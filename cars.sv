==> flow/design.v <==
module cars (clk, reset, resetField, pause, currentArray, redArray, level);
	input logic clk, reset, resetField, pause;
	input logic [15:0][15:0] currentArray;
	output logic [15:0][15:0] redArray;
	input logic [3:0] level;
	logic enable, level1, level2, level3, level4;
   always_comb begin
		if (level == 4'b0010) begin
			enable = level2;
		end else if (level == 4'b0100) begin
			enable = level3;
		end else if (level == 4'b1000) begin
			enable = level4;
		end else begin
			enable = level1;
		end
	end
	enable1 lev1(.clk(clk), .enable(level1));
	enable2 lev2(.clk(clk), .enable(level2));
	enable3 lev3(.clk(clk), .enable(level3));
	enable4 lev4(.clk(clk), .enable(level4));
	always_ff @(posedge clk) begin
		if (reset || resetField) begin
			redArray <= {  {16'b1001100101100110},
								{16'b1001000001001100},
								{16'b0101100110001101},
								{16'b1010000100100100},
								{16'b1010001100101100},
								{16'b1011000110101100},
								{16'b1010001100101000},
								{16'b1011001100101101},
								{16'b1010101000101100},
								{16'b1011101100100100},
								{16'b1011000100101100},
								{16'b1011001100111100},
								{16'b0010011001101110},
								{16'b1011001100101000},
								{16'b1010101100101100},
								{16'b0000000000000000}
							  };
		end else if (pause) begin
			redArray <= currentArray;
		end else if (enable == 1'b1) begin 
			redArray[0] <= {currentArray[0][14:0], currentArray[0][15]};
			redArray[1] <= {currentArray[1][14:0], currentArray[2][15]};
			redArray[2] <= {currentArray[2][14:0], currentArray[3][15]};
			redArray[3] <= {currentArray[3][14:0], currentArray[6][15]};
			redArray[4] <= {currentArray[4][14:0], currentArray[8][15]};
			redArray[5] <= {currentArray[5][14:0], currentArray[10][15]};
			redArray[6] <= {currentArray[6][14:0], currentArray[12][15]};
			redArray[7] <= {currentArray[7][14:0], currentArray[13][15]};
			redArray[8] <= {currentArray[8][14:0], currentArray[14][15]};
			redArray[9] <= {currentArray[9][14:0], currentArray[15][15]};
			redArray[10] <= {currentArray[10][14:0], currentArray[13][15]};
			redArray[11] <= {currentArray[11][14:0], currentArray[11][15]};
			redArray[12] <= {currentArray[12][14:0], currentArray[9][15]};
			redArray[13] <= {currentArray[13][14:0], currentArray[7][15]};
			redArray[14] <= {currentArray[14][14:0], currentArray[4][15]};
			redArray[15] <= {currentArray[15][14:0], currentArray[1][15]};
		end else begin
			redArray <= currentArray;
		end
	end
endmodule
module enable1 (clk, enable);
	input clk;
	output reg enable;
	reg [13:0] num = 14'b00000000000000;
	always @(posedge clk)
		if (num == 14'b00000000000000) begin
			enable <= 1'b1;
			num <= 14'b00000000000001;
		end
		else begin
			enable <= 1'b0;
			num <= num + 14'b00000000000001;
		end
endmodule
module enable2 (clk, enable);
	input clk;
	output reg enable;
	reg [12:0] num = 13'b0000000000000;
	always @(posedge clk)
		if (num == 13'b0000000000000) begin
			enable <= 1'b1;
			num <= 13'b0000000000001;
		end
		else begin
			enable <= 1'b0;
			num <= num + 13'b0000000000001;
		end
endmodule
module enable3 (clk, enable);
	input clk;
	output reg enable;
	reg [11:0] num = 12'b000000000000;
	always @(posedge clk)
		if (num == 12'b000000000000) begin
			enable <= 1'b1;
			num <= 12'b000000000001;
		end
		else begin
			enable <= 1'b0;
			num <= num + 12'b000000000001;
		end
endmodule
module enable4 (clk, enable);
	input clk;
	output reg enable;
	reg [10:0] num = 11'b00000000000;
	always @(posedge clk)
		if (num == 11'b00000000000) begin
			enable <= 1'b1;
			num <= 11'b00000000001;
		end
		else begin
			enable <= 1'b0;
			num <= num + 11'b00000000001;
		end
endmodule
; Tool chain data of cars
; What the tools print for cars, step after step.
; Line numbers count from 1 in the design file above.
; Operators: Yosys type, input widths -> output width; for muxes data width and select width s.
; Cell names lack the library's common part.
; The mark -- stands for no value.
[setup]
top_module = cars
clk_port = clk
cell_library = sky130hd
pvt_corner = tt_025C_1v80

; After elaboration
; Yosys after proc, flatten, opt, wreduce and memory -nomap, before mapping. Enables and synchronous resets that opt folds into registers are not counted as muxes. Memory bits, and registers merged into a memory's read port (data or address), are not among the register bits. Print and check cells are not counted. Equal cells are merged and count once.
[classes]
n_mux = 39
reduce_and_logical = 5
add_sub_neg = 4
n_eq = 3
[ops]
columns = operator, count
row1 = $mux 16, 32
row2 = $add 14x1->14 const B, 1
row3 = $logic_not 14->1, 1
row4 = $add 13x1->13 const B, 1
row5 = $logic_not 13->1, 1
row6 = $add 12x1->12 const B, 1
row7 = $logic_not 12->1, 1
row8 = $add 11x1->11 const B, 1
row9 = $logic_not 11->1, 1
row10 = $mux 1, 7
row11 = $eq 4x2->1 const B, 1
row12 = $eq 4x3->1 const B, 1
row13 = $eq 4x4->1 const B, 1
row14 = $logic_or 1x1->1, 1
[word_totals]
output_inout_bits = 256
input_bits = 264
wordCells = 75
reg_bits = 310

; Logic depth
; Yosys ltp: most cells in a row. Word level: on the elaborated netlist, between registers, memories and ports. Mapped: between sequential cells and ports; inverters and the memories' decode and read muxes count.
[logic_depth]
depth_word = 6
abc_area = 0
depth_mapped = 7
mapped_depth_nobuf = 6

; After synthesis
; Source: synth_stat.txt of the flow (Yosys; design flattened, memories mapped). It holds for the ABC_AREA given above (unset counts as 0); a run with the other value may have another netlist.
[by_type]
columns = type, count
row1 = dfxtp_1, 310
row2 = nand2_1, 524
row3 = a21oi_1, 146
row4 = nand3_1, 133
row5 = xnor2_1, 34
row6 = buf_2, 33
row7 = buf_6, 12
row8 = clkbuf_1, 29
row9 = ha_1, 8
row10 = and3_1, 12
row11 = buf_4, 10
row12 = xor2_1, 8
row13 = inv_1, 15
row14 = nor2_1, 13
row15 = nand4_1, 7
row16 = nor4_1, 7
row17 = and2_1, 5
row18 = nor4b_1, 3
; Other cell types: 12; their cells: 16.
[synth_totals]
sequential_area_um2 = 6206.0
stdcells = 1325
area_um2 = 10989.3
n_buf = 84
ffs = 310
; By module: a second synthesis without flattening, with its own total; a netlist apart from the flattened one above.
[unflattened]
hier_cells = 1208
area_unflattened_um2 = 11843.9
; Rows give one instance, submodules left out.
[by_module]
columns = mod, mod_area_um2, instances, mod_seq_area_um2, n_cells
row1 = cars, 9649.3, 1, 5124.9, 998
row2 = enable1, 608.1, 1, 300.3, 60
row3 = enable2, 581.8, 1, 280.3, 56
row4 = enable3, 540.5, 1, 260.2, 49
row5 = enable4, 464.2, 1, 240.2, 45

; Worst setup path after synthesis
; Path of least setup slack by OpenSTA after synthesis, without wires, with an ideal clock, recovery checks aside; 20% of the period is set as input and as output delay. Where synthesis merged equal registers, the netlist keeps one of their names.
[synth_timing]
path_kind = input port to flip-flop
startpoint = in level[1]
endpoint = reg redArray
setup_time_ns = 0.137
t_required_ns = 1.963
t_first_pin_ns = 0.420
tclk_ns = 2.1
path_slack_ns = 0.243
path_delay_ns = 1.437
stages = 7
n_path_buf = 2
arrival_time_ns = 1.720
period_less_setup_slack_ns = 1.857
; "path_delay_ns" = arrival - input delay + setup time.
; "stages" counts driving pins, that of a launching flip-flop among them; a cell with two outputs on the path counts twice.
; "period_less_setup_slack_ns" is the clock period less the worst setup slack; recovery checks do not enter. This is arithmetic on one report: input and output delays are still those of the set period (20% each).
; An end named without its bit number is one bit of that signal or, where synthesis recoded a state register, one of its new flip-flops.
; Between the ends stands the longest chain of elaborated cells between them, by number of cells; it is not shown to be the way that was timed. Of several equally long chains one is given.
; A line is the first line of the expression or statement that the cell stems from. Yosys adds cells for indexed reads and writes and turns some case tables into memories.
; A register here has more assigning lines than the two given.
[synth_via]
cell_sequence = or4b_1 a21boi_2 o31ai_4 buf_2 buf_2 nand2_1 nand3_1
elab_chain_len = 6
cone_cells = 8
lines_between = 5
cone_classes = 3 x eq/ne; 5 x mux
[synth_lines]
columns = item, line_no
row1 = from (decl), 5  ; input logic [3:0] level;
row2 = $eq 4x4->1, 12  ; end else if (level == 4'b1000) begin
row3 = $mux 1, 12
row4 = $mux 1, 10  ; end else if (level == 4'b0100) begin
row5 = $mux 1, 8  ; if (level == 4'b0010) begin
row6 = $mux 16, 43  ; end else if (enable == 1'b1) begin
row7 = $mux 16, 41  ; end else if (pause) begin
row8 = to (assign), 24  ; redArray <= { {16'b1001100101100110},
row9 = to (assign), 42  ; redArray <= currentArray;
row10 = to (decl), 4  ; output logic [15:0][15:0] redArray;

; Timing after layout
; Path of least setup slack in the final report of flow run A (OpenROAD, finished layout, wires in). Where an end is a register, its clock arrival counts in the times.
[layout_timing]
path_kind = flip-flop to flip-flop
startpoint = reg lev1.enable
endpoint = reg redArray
stages = 10
n_path_buf = 4
t_first_pin_ns = 0.56
arrival_time_ns = 2.43
setup_time_ns = 0.13
t_required_ns = 1.92
path_slack_ns = -0.51
tclk_ns = 1.49
; An end named without its bit number is one bit of that signal or, where synthesis recoded a state register, one of its new flip-flops.
; Between the ends stands the longest chain of elaborated cells between them, by number of cells; it is not shown to be the way that was timed. Of several equally long chains one is given.
; A register here has more assigning lines than the two given.
[layout_via]
cell_sequence = dfxtp_2 nor3b_1 a221o_1 o31a_4 buf_12 buf_6 buf_6 buf_6 nand2_2 nand3_2
elab_chain_len = 5
cone_cells = 5
lines_between = 5
cone_classes = 5 x mux
[layout_lines]
columns = item, line_no
row1 = from (decl), 67  ; output reg enable;
row2 = from (assign), 71  ; enable <= 1'b1;
row3 = from (assign), 75  ; enable <= 1'b0;
row4 = $mux 1, 12  ; end else if (level == 4'b1000) begin
row5 = $mux 1, 10  ; end else if (level == 4'b0100) begin
row6 = $mux 1, 8  ; if (level == 4'b0010) begin
row7 = $mux 16, 43  ; end else if (enable == 1'b1) begin
row8 = $mux 16, 41  ; end else if (pause) begin
row9 = to (assign), 24  ; redArray <= { {16'b1001100101100110},
row10 = to (assign), 42  ; redArray <= currentArray;
row11 = to (decl), 4  ; output logic [15:0][15:0] redArray;

Below are 2 stored runs of the flow (Yosys, OpenROAD; platform sky130hd) on cars, each with its settings and what was measured, unordered. Constraints: input delay and output delay 20% of the set period each, output load 0.01 pF.
"worst_path_allowed_less_slack_ns": the worst setup path's part of the clock period (all of it between registers, 20% less for each end at a port) less its slack. A launch clock that arrives late makes it longer, a capture clock that arrives late makes it shorter.

# flow run A
==> flow/run.sh <==
#!/bin/bash
# the make line also repeats the synthesis and layout settings of config.mk as NAME=value (left out here)
make -C /OpenROAD-flow-scripts/flow DESIGN_CONFIG=/design/flow/config.mk WORK_HOME=/design/flow/orfs CLKGATE_MAP_FILE= finish
==> flow/config.mk <==
export PLATFORM = sky130hd
export DESIGN_NAME = cars
export DESIGN_NICKNAME = cars
export VERILOG_FILES = /design/flow/design.v
export SDC_FILE = /design/flow/constraint.sdc
export NUM_CORES = 4
export LEC_CHECK = 0
export CAP_MARGIN = 40
export CORE_ASPECT_RATIO = 0.66
export CORE_MARGIN = 2
export CORE_UTILIZATION = 29
export CTS_CLUSTER_SIZE = 52
export MAX_ROUTING_LAYER = met4
export PLACE_DENSITY = 0.84
export SETUP_SLACK_MARGIN = 0.19
export SLEW_MARGIN = 20
==> flow/constraint.sdc <==
create_clock -name core_clock -period 1.49 [get_ports {clk}]
set_input_delay 0.2980 -clock core_clock [delete_from_list [all_inputs] [get_ports {clk}]]
set_output_delay 0.2980 -clock core_clock [all_outputs]
set_load 0.01 [all_outputs]

==> flow run A: results <==
synthArea_um2=10989.3
final_die_area_um2=39501.0
finish.stdcell_area_um2=20039.2
fin_util_frac=0.54
ws_setup_ns=-0.506
worst_path_allowed_less_slack_ns=2.00
worst_path_kind="flip-flop to flip-flop"

# flow run B
==> flow/run.sh <==
#!/bin/bash
# the make line also repeats the synthesis and layout settings of config.mk as NAME=value (left out here)
make -C /OpenROAD-flow-scripts/flow DESIGN_CONFIG=/design/flow/config.mk WORK_HOME=/design/flow/orfs CLKGATE_MAP_FILE= finish
==> flow/config.mk <==
export PLATFORM = sky130hd
export DESIGN_NAME = cars
export DESIGN_NICKNAME = cars
export VERILOG_FILES = /design/flow/design.v
export SDC_FILE = /design/flow/constraint.sdc
export NUM_CORES = 4
export LEC_CHECK = 0
export ABC_AREA = 1
export CAP_MARGIN = 20
export CORE_MARGIN = 2
export CORE_UTILIZATION = 70
export CTS_CLUSTER_SIZE = 54
export MAX_ROUTING_LAYER = met4
export PLACE_DENSITY = 0.43
export SETUP_SLACK_MARGIN = 0.14
export SLEW_MARGIN = 20
==> flow/constraint.sdc <==
create_clock -name core_clock -period 1.35 [get_ports {clk}]
set_input_delay 0.2700 -clock core_clock [delete_from_list [all_inputs] [get_ports {clk}]]
set_output_delay 0.2700 -clock core_clock [all_outputs]
set_load 0.01 [all_outputs]

==> flow run B: results <==
outcome="not finished: placement ended with error PPL-0024"
