==> flow/design.v <==
module frog(clk, reset, resetField, pause, left, right, up, down , currentArray, greenArray );
	input logic clk, left, right, up, down, reset, resetField, pause;
	input logic [15:0][15:0] currentArray;
	output logic [15:0][15:0] greenArray;
	always_ff @(posedge clk) begin
    	if (reset | resetField | (up & currentArray[15] != 16'b0000000000000000)) begin
          greenArray <= {{16'b0000000000000000},
								{16'b00000000000000000},
								{16'b00000000000000000},
								{16'b00000000000000000},
								{16'b00000000000000000},
								{16'b00000000000000000},
								{16'b00000000000000000},
								{16'b00000000000000000},
								{16'b00000000000000000},
								{16'b00000000000000000},
								{16'b00000000000000000},
								{16'b00000000000000000},
								{16'b00000000000000000},
								{16'b00000000000000000},
								{16'b00000000000000000},
								{16'b00000001000000000}
								};
		end else if (down & currentArray[0] != 16'b0000000000000000) begin  
			greenArray <= currentArray;
		end else if (down) begin   
			greenArray[15] <= 16'b0000000000000000;
			greenArray[14:0] <= currentArray[15:1];
		end else if (up) begin
			greenArray[15:1] <= currentArray[14:0];
			greenArray[0] <= 16'b0000000000000000;
		end else if (right & (currentArray[0][0] == 1'b1 | currentArray[1][0] == 1'b1 | currentArray[2][0] == 1'b1 | currentArray[3][0] == 1'b1 | currentArray[4][0] == 1'b1 |
					currentArray[5][0] == 1'b1  | currentArray[6][0] == 1'b1 | currentArray[7][0] == 1'b1  |
					currentArray[8][0] == 1'b1  | currentArray[9][0] == 1'b1  | currentArray[10][0] == 1'b1 |
					currentArray[11][0] == 1'b1 | currentArray[12][0] == 1'b1 | currentArray[13][0] == 1'b1 |
					currentArray[14][0] == 1'b1 | currentArray[15][0] == 1'b1)) begin   
			greenArray[0] <= {currentArray[0][0], currentArray[0][15:1]};
			greenArray[1] <= {currentArray[1][0], currentArray[1][15:1]};
			greenArray[2] <= {currentArray[2][0], currentArray[2][15:1]};
			greenArray[3] <= {currentArray[3][0], currentArray[3][15:1]};
			greenArray[4] <= {currentArray[4][0], currentArray[4][15:1]};
			greenArray[5] <= {currentArray[5][0], currentArray[5][15:1]};
			greenArray[6] <= {currentArray[6][0], currentArray[6][15:1]};
			greenArray[7] <= {currentArray[7][0], currentArray[7][15:1]};
			greenArray[8] <= {currentArray[8][0], currentArray[8][15:1]};
			greenArray[9] <= {currentArray[9][0], currentArray[9][15:1]};
			greenArray[10] <= {currentArray[10][0], currentArray[10][15:1]};
			greenArray[11] <= {currentArray[11][0], currentArray[11][15:1]};
			greenArray[12] <= {currentArray[12][0], currentArray[12][15:1]};
			greenArray[13] <= {currentArray[13][0], currentArray[13][15:1]};
			greenArray[14] <= {currentArray[14][0], currentArray[14][15:1]};
			greenArray[15] <= {currentArray[15][0], currentArray[15][15:1]};
		end else if (right) begin   
			greenArray[0] <= {1'b0, currentArray[0][15:1]};
			greenArray[1] <= {1'b0, currentArray[1][15:1]};
			greenArray[2] <= {1'b0, currentArray[2][15:1]};
			greenArray[3] <= {1'b0, currentArray[3][15:1]};
			greenArray[4] <= {1'b0, currentArray[4][15:1]};
			greenArray[5] <= {1'b0, currentArray[5][15:1]};
			greenArray[6] <= {1'b0, currentArray[6][15:1]};
			greenArray[7] <= {1'b0, currentArray[7][15:1]};
			greenArray[8] <= {1'b0, currentArray[8][15:1]};
			greenArray[9] <= {1'b0, currentArray[9][15:1]};
			greenArray[10] <= {1'b0, currentArray[10][15:1]};
			greenArray[11] <= {1'b0, currentArray[11][15:1]};
			greenArray[12] <= {1'b0, currentArray[12][15:1]};
			greenArray[13] <= {1'b0, currentArray[13][15:1]};
			greenArray[14] <= {1'b0, currentArray[14][15:1]};
			greenArray[15] <= {1'b0, currentArray[15][15:1]};
		end else if (left & (currentArray[0][15] == 1'b1 | currentArray[1][15] == 1'b1 | currentArray[2][15] == 1'b1 | currentArray[3][15] == 1'b1 | currentArray[4][15] == 1'b1 |
					currentArray[5][15] == 1'b1 | currentArray[6][15] == 1'b1 | currentArray[7][15] == 1'b1 | currentArray[8][15] == 1'b1 | currentArray[9][15] == 1'b1 | 
					currentArray[10][15] == 1'b1| currentArray[11][15] == 1'b1| currentArray[12][15] == 1'b1| currentArray[13][15] == 1'b1| currentArray[14][15] == 1'b1| currentArray[15][15] == 1'b1)) begin  
			greenArray[0] <= {currentArray[0][14:0], currentArray[0][15]};
			greenArray[1] <= {currentArray[1][14:0], currentArray[1][15]};
			greenArray[2] <= {currentArray[2][14:0], currentArray[2][15]};
			greenArray[3] <= {currentArray[3][14:0], currentArray[3][15]};
			greenArray[4] <= {currentArray[4][14:0], currentArray[4][15]};
			greenArray[5] <= {currentArray[5][14:0], currentArray[5][15]};
			greenArray[6] <= {currentArray[6][14:0], currentArray[6][15]};
			greenArray[7] <= {currentArray[7][14:0], currentArray[7][15]};
			greenArray[8] <= {currentArray[8][14:0], currentArray[8][15]};
			greenArray[9] <= {currentArray[9][14:0], currentArray[9][15]};
			greenArray[10] <= {currentArray[10][14:0], currentArray[10][15]};
			greenArray[11] <= {currentArray[11][14:0], currentArray[11][15]};
			greenArray[12] <= {currentArray[12][14:0], currentArray[12][15]};
			greenArray[13] <= {currentArray[13][14:0], currentArray[13][15]};
			greenArray[14] <= {currentArray[14][14:0], currentArray[14][15]};
			greenArray[15] <= {currentArray[15][14:0], currentArray[15][15]};
		end else if (left) begin
			greenArray[0] <= {currentArray[0][14:0], 1'b0};
			greenArray[1] <= {currentArray[1][14:0], 1'b0};
			greenArray[2] <= {currentArray[2][14:0], 1'b0};
			greenArray[3] <= {currentArray[3][14:0], 1'b0};
			greenArray[4] <= {currentArray[4][14:0], 1'b0};
			greenArray[5] <= {currentArray[5][14:0], 1'b0};
			greenArray[6] <= {currentArray[6][14:0], 1'b0};
			greenArray[7] <= {currentArray[7][14:0], 1'b0};
			greenArray[8] <= {currentArray[8][14:0], 1'b0};
			greenArray[9] <= {currentArray[9][14:0], 1'b0};
			greenArray[10] <= {currentArray[10][14:0], 1'b0};
			greenArray[11] <= {currentArray[11][14:0], 1'b0};
			greenArray[12] <= {currentArray[12][14:0], 1'b0};
			greenArray[13] <= {currentArray[13][14:0], 1'b0};
			greenArray[14] <= {currentArray[14][14:0], 1'b0};
			greenArray[15] <= {currentArray[15][14:0], 1'b0};
		end else if (pause) begin
			greenArray <= currentArray;
		end else begin
			greenArray <= currentArray;
		end
	end
endmodule
# Step by step through the tools: frog

What the tools print for frog, step after step.
Line numbers count from 1 in the design file above.
Operators carry their Yosys type and port widths (W data, S select, Z words).
Library cell names are shortened.
A cell with - has no value.

Top: frog
Clock input: clk
Standard-cell library: sky130hd
Corner: tt_025C_1v80

# Word-level counts

Source: Yosys, flattened and elaborated, memories not mapped. Widths are those after wreduce; folded enables and synchronous resets count as part of the registers. Registers that Yosys merges into a memory's read port (data or address) are not register bits. Print and check cells do not count. Equal cells are merged and count once.

Elaborated cells: 166
ROM bits: 0
Clocked read ports x word width: 0
Latch bits: 0
Memory bits (writable): 0
Bits in registers: 256
Memory cells: 0

$add $sub $neg: 0
Shift operators: 0
Equal/unequal tests: 0
Bitwise gates (word level): 36
Div/mod/pow operators: 0
Reduce/logical cells: 2
Magnitude comparators: 0
Muxes and demuxes: 112
Multiply operators: 0

Operators by type and width:

| kind                | number |
| $mux W16            | 112 |
| $or A1 B1 Y1        | 32 |
| $reduce_bool A16 Y1 | 2 |
| $and A1 B1 Y1       | 4 |

# Longest topological paths

Longest topological path by Yosys (ltp), each cell counted once; first at word level (registers and memories cut), then after technology mapping (sequential cells cut; the memories' decode and read muxes count).

Depth after elaboration: 22
ABC_AREA: 0
Mapped depth: 8
Mapped depth without buffers: 5

# Mapped cells and area

Source: synth_stat.txt of the flow (Yosys; design flattened, memories mapped). It holds for the ABC_AREA given above (unset counts as 0); a run with the other value may have another netlist.

Cell types:

| cell     | number | area in all (µm²) |
| dfxtp_1  | 256    | 5.12E+03 |
| nand2_1  | 712    | 2.67E+03 |
| a221oi_1 | 236    | 2.07E+03 |
| a311oi_1 | 224    | 1.96E+03 |
| o211ai_1 | 207    | 1,553.99 |
| a21oi_1  | 231    | 1.16E+03 |
| clkbuf_1 | 265    | 994.704 |
| inv_1    | 238    | 893.357 |
| mux2i_1  | 48     | 480.461 |
| o21ai_0  | 49     | 245.235 |
| a222oi_1 | 15     | 150.144 |
| buf_6    | 11     | 123.869 |
| nor2_1   | 19     | 71.318 |
| buf_4    | 7      | 52.55 |
| buf_2    | 9      | 45.043 |
| nor4_1   | 4      | 25.024 |
| nor4_4   | 1      | 21.27 |
| nor2b_1  | 3      | 18.768 |

Not listed: further types 11, cells in them 19.

Chip area (Yosys): 0.0177933 mm²
Flip-flops: 256
Cell count: 2,554
Sequential area: 0.0051249 mm²

# Worst setup path after synthesis

OpenSTA on the mapped netlist: ideal clock, no wires. The path of least setup slack (recovery checks aside). Input and output delay are each 20% of the period. Register names are those of the netlist, which keeps one name where synthesis merged equal registers.

Kind: in2reg
Start point: input port currentArray
End point: register greenArray
Library setup time: 91 ps
Slack: 226 ps
Stages on the path: 8
Path delay: 1,710 ps
Buffers on the path: 3
Arrival: 2,103 ps
Time at the first pin: 484 ps
Period: 2,420 ps
Required time: 2,329 ps
Synthesis period reached: 2,194 ps

"path delay" = arrival - input delay + setup time.
"stages on the path" counts driving pins, that of a launching flip-flop among them; a cell with two outputs on the path counts twice.
"synthesis period reached" = period - worst setup slack (recovery checks aside). The figure is calculated, with input and output delays left at 20% of the set period.
An end named without its bit number is one bit of that signal or, where synthesis recoded a state register, one of its new flip-flops.
Between the ends stands the longest chain of elaborated cells between them, by number of cells; it is not shown to be the way that was timed. Of several equally long chains one is given.
A line is the first line of the expression or statement that the cell stems from. Yosys adds cells for indexed reads and writes and turns some case tables into memories.
A register here has more assigning lines than the two given.

Cells stage by stage: or4_4 > nor4_4 > and2_1 > buf_4 > buf_6 > buf_4 > nand2_1 > a311oi_1
Cells in the longest elaborated chain: 3
Elaborated cells between the ends (all ways): 3
Source lines of those cells: 1
Classes of those cells: mux: 1; logic: 1; reduce/logical: 1

RTL lines, path after synthesis:

| element             | RTL line | RTL |
| from (decl)         | 3        | `input logic [15:0][15:0] currentArray;` |
| $reduce_bool A16 Y1 | 24       | `end else if (down & currentArray[0] != 16'b0000000000000000) begin` |
| $and A1 B1 Y1       | 24       |  |
| $mux W16            | 24       |  |
| to (assign)         | 7        | `greenArray <= {{16'b0000000000000000},` |
| to (assign)         | 25       | `greenArray <= currentArray;` |
| to (decl)           | 4        | `output logic [15:0][15:0] greenArray;` |

# Worst path after layout

Path of least setup slack in the final report of run 2 (OpenROAD, finished layout, wires in). Where an end is a register, its clock arrival counts in the times.
The path's times are printed in steps of 10 ps; the period is the one set.

Kind: in2reg
Start point: input port currentArray
End point: register greenArray
Stages on the path: 9
Library setup time: 90 ps
Slack: 280 ps
Arrival: 3,000 ps
Period: 2,850 ps
Time at the first pin: 570 ps
Required time: 3,290 ps
Buffers on the path: 5

An end named without its bit number is one bit of that signal or, where synthesis recoded a state register, one of its new flip-flops.
Between the ends stands the longest chain of elaborated cells between them, by number of cells; it is not shown to be the way that was timed. Of several equally long chains one is given.
A register here has more assigning lines than the two given.

Cells stage by stage: clkdlybuf4s50_1 > nor4_1 > buf_4 > nand4_1 > buf_4 > a211o_4 > buf_12 > buf_4 > a311oi_1
Cells in the longest elaborated chain: 3
Elaborated cells between the ends (all ways): 3
Source lines of those cells: 1
Classes of those cells: logic: 2; reduce/logical: 1

RTL lines, path post-layout:

| element             | RTL line | RTL |
| from (decl)         | 3        | `input logic [15:0][15:0] currentArray;` |
| $reduce_bool A16 Y1 | 6        | `if (reset \| resetField \| (up & currentArray[15] != 16'b0000000000000000)) begin` |
| $and A1 B1 Y1       | 6        |  |
| $or A1 B1 Y1        | 6        |  |
| to (assign)         | 7        | `greenArray <= {{16'b0000000000000000},` |
| to (assign)         | 25       | `greenArray <= currentArray;` |
| to (decl)           | 4        | `output logic [15:0][15:0] greenArray;` |

==> runs of frog <==
Settings and measured results of 2 stored flow runs for module frog (sky130hd), not sorted in any way. The constraints put input and output delay at 20% of the set period each and load the outputs with 0.01 pF.
"clock period achieved" is the run's clock period less its worst setup slack. It is reckoned from that one timing run; input and output delays stay at 20% of the period that was set.
"allowed time less slack (worst setup path)" is the time allowed to the run's worst setup path (the clock period less input and output delay, where it has them) less its slack. Clock arrival times count: a late capture clock shortens it, a late launch clock lengthens it.
"power consumption" rests on the timing tool's default activity at the inputs, not on a simulated workload.
"allowed time less slack (worst setup path)" is known to 10 ps.
Settings: - = not set for that run.
Results: - = not shown.

| item                                            | run 1 | run 2     |
| period_ns                                       | 3.44  | 2.85      |
| CORE_UTILIZATION                                | 69    | 19        |
| PLACE_DENSITY_LB_ADDON                          | 0.14  | 0.05      |
| CELL_PAD_IN_SITES_DETAIL_PLACEMENT              | 1     | -         |
| ABC_AREA                                        | 0     | 0         |
| GPL_TIMING_DRIVEN                               | 1     | -         |
| CTS_CLUSTER_DIAMETER                            | 377   | 257       |
| MAX_ROUTING_LAYER                               | met4  | met4      |
| CAP_MARGIN                                      | 20    | 35        |
| CORE_MARGIN                                     | 2     | 4         |
| SLEW_MARGIN                                     | 20    | 20        |
| HOLD_SLACK_MARGIN                               | -     | 0.22      |
| CELL_PAD_IN_SITES_GLOBAL_PLACEMENT              | -     | 1         |
| CTS_CLUSTER_SIZE                                | -     | 76        |
| allowed time less slack (worst setup path) (ps) | -     | 2,000     |
| worst setup path kind                           | -     | in2reg    |
| clock period achieved (ps)                      | -     | 2,566     |
| total die area (mm²)                            | -     | 0.0986086 |
| cell area after synthesis (mm²)                 | -     | 0.0177933 |
| standard-cell area after layout (mm²)           | -     | 0.0253305 |
| utilization (%)                                 | -     | 27.5      |
| worst setup slack after layout (ps)             | -     | 284       |
| worst hold slack after layout (ps)              | -     | 420       |
| setup TNS (ps)                                  | -     | 0         |
| power consumption (uW)                          | -     | 8,597     |

Run 1: unfinished; error FLW-0024 in placement
